==> flow/design.v <==
module blinky (
        input clk, 
        output LED1, 
        output LED2, 
        output LED3, 
        output LED4, 
        output LED5
    );
    parameter half_sec_psc = 32'd6000000;
    reg [15:0] div_cntr1;
    reg [6:0] div_cntr2;
    reg half_sec_pulse = 0;
    always@(posedge clk) 
    begin
        div_cntr1 <= div_cntr1  + 1;
        if (div_cntr1 == 0)
            if (div_cntr2 == 91)
            begin
                half_sec_pulse <= ~half_sec_pulse;
                div_cntr2  <= 0;
            end
            else
                div_cntr2 <= div_cntr2 + 1;
   end
    assign LED5 = half_sec_pulse;
    assign {LED2, LED4} = {2{half_sec_pulse}};
    assign {LED1, LED3} = {2{!half_sec_pulse}};
endmodule
# From RTL to reports: blinky

The steps from the RTL of blinky to its reports follow in flow order.
Lines are those of the file above, counted from 1.
The mark n/a stands for no value.

Design top: blinky
Clock: clk
Library: sky130hd
Library corner: tt_025C_1v80

# Word level

Counts by Yosys on the flattened word-level netlist (proc, flatten, opt, wreduce; memories kept). Register bits leave out memories and registers merged into their read ports (data or address); mux counts leave out enables and synchronous resets folded into registers. Print and check cells are left out. Cells with the same type and inputs are merged into one.

Input bits: 1
Cells after elaboration: 10
Register bits: 24
Output and inout port bits: 5

Add/sub/neg operators: 2
Equal/unequal tests: 1
Bitwise gates (word level): 1
Reductions and logical operators: 3

Operators by type and width:

| kind                                   | number |
| adder 16 x 1 -> 16 bit with constant B | 1 |
| logical NOT 16 bit                     | 1 |
| adder 7 x 1 -> 7 bit with constant B   | 1 |
| == test 7 bit with constant B          | 1 |
| AND reduction 2 bit                    | 1 |
| inverter 1 bit                         | 1 |
| logical NOT 1 bit                      | 1 |

# Longest topological paths

Depth = most cells in a row (Yosys ltp): at word level without a register or memory, in the mapped netlist without a sequential cell, where the memories' decode and read muxes count.

Depth in word-level cells: 2
ABC_AREA: 0
Depth in mapped cells: 5

# After synthesis

The flow's flattened synthesis, as Yosys stat reports it; memories are mapped. The netlist is that of the ABC_AREA named above (0 if unset); the other value can give another one.
The area totals of this step are shown rounded.

Mapped flip-flops: 24
Cell count: 99
Mapped area: 0.0011 mm^2

Cells by type:

| cell type                 | number | total area (um^2) |
| sky130_fd_sc_hd__dfxtp_1  | 16     | 320.307 |
| sky130_fd_sc_hd__edfxtp_1 | 8      | 240.23 |
| sky130_fd_sc_hd__xor2_1   | 13     | 113.859 |
| sky130_fd_sc_hd__nor4_2   | 4      | 50.048 |
| sky130_fd_sc_hd__xnor2_1  | 5      | 43.792 |
| sky130_fd_sc_hd__ha_1     | 3      | 37.536 |
| sky130_fd_sc_hd__nand3_1  | 7      | 35.034 |
| sky130_fd_sc_hd__nor2_1   | 8      | 30.029 |
| sky130_fd_sc_hd__nor3_1   | 5      | 25.024 |
| sky130_fd_sc_hd__buf_4    | 3      | 22.522 |
| sky130_fd_sc_hd__nand4_4  | 1      | 21.27 |
| sky130_fd_sc_hd__inv_1    | 5      | 18.768 |
| sky130_fd_sc_hd__nand2_1  | 5      | 18.768 |
| sky130_fd_sc_hd__nand4_2  | 1      | 12.512 |
| sky130_fd_sc_hd__nor2b_1  | 2      | 12.512 |
| sky130_fd_sc_hd__nor3b_2  | 1      | 12.512 |
| sky130_fd_sc_hd__nor4_1   | 2      | 12.512 |
| sky130_fd_sc_hd__nand3_2  | 1      | 10.01 |

Not listed: further types 9, cells in them 9.

# Worst setup path after synthesis

OpenSTA on the mapped netlist: ideal clock, no wires. The path of least setup slack (recovery checks aside). Input and output delay are each 20% of the period. Register names are those of the netlist, which keeps one name where synthesis merged equal registers.

Path kind: register -> register
Start point: register div_cntr1[0]
End point: register half_sec_pulse
Buffers on the path: 0
Setup slack: 203 ps
Period: 1700 ps
Data arrival time: 1204 ps
Delay of the path: 1497 ps
Data required time: 1407 ps
Stages on the path: 6
Synthesis period reached: 1497 ps

"delay of the path" = arrival - input delay + setup time.
"stages on the path" counts driving pins, that of a launching flip-flop among them; a cell with two outputs on the path counts twice.
"synthesis period reached" is the clock period less the worst setup slack; recovery checks do not enter. This is arithmetic on one report: input and output delays are still those of the set period (20% each).
Between the ends stands the longest chain of elaborated cells between them, by number of cells; it is not shown to be the way that was timed. Of several equally long chains one is given.
Each line given opens the expression or statement behind the cell; cells for indexed reads and writes are added by Yosys, which also makes memories of some case tables.

Path through: sky130_fd_sc_hd__dfxtp_1 sky130_fd_sc_hd__inv_1 sky130_fd_sc_hd__ha_1 sky130_fd_sc_hd__nor4b_1 sky130_fd_sc_hd__and4_1 sky130_fd_sc_hd__and2_1
Length of the longest elaborated chain: 2
Elaborated cells between the ends (all ways): 2
RTL lines with such cells: 1

Ends and longest elaborated chain, after synthesis:

| element             | line | text |
| start, declared     | 10   | `reg [15:0] div_cntr1;` |
| start, assigned     | 15   | `div_cntr1 <= div_cntr1  + 1;` |
| logical NOT 16 bit  | 16   | `if (div_cntr1 == 0)` |
| AND reduction 2 bit | n/a  |  |
| end, assigned       | 19   | `half_sec_pulse <= ~half_sec_pulse;` |
| end, declared       | 12   | `reg half_sec_pulse = 0;` |

Ticket comment

Below are 2 stored runs of the flow (Yosys, OpenROAD; platform sky130hd) on blinky, each with its settings, unordered. Constraints: input delay and output delay 20% of the set period each, output load 0.01 pF.
Settings: -- = not set for that run.

| name                               | run A | run B |
| period_ns                          | 2.06  | 1.28  |
| CORE_UTILIZATION                   | 64    | 57    |
| PLACE_DENSITY_LB_ADDON             | 0.27  | 0.25  |
| CORE_MARGIN                        | 7     | 5     |
| CELL_PAD_IN_SITES_GLOBAL_PLACEMENT | 2     | 3     |
| TNS_END_PERCENT                    | 45    | --    |
| GPL_ROUTABILITY_DRIVEN             | 0     | 0     |
| CAP_MARGIN                         | 35    | 20    |
| SLEW_MARGIN                        | 5     | 20    |
| SETUP_SLACK_MARGIN                 | --    | 0.15  |
| CTS_CLUSTER_DIAMETER               | --    | 36    |
| MIN_ROUTING_LAYER                  | --    | met2  |
| MAX_ROUTING_LAYER                  | --    | met4  |

Run A: stopped before the end: placement reported FLW-0024
Run B: stopped before the end: placement reported FLW-0024
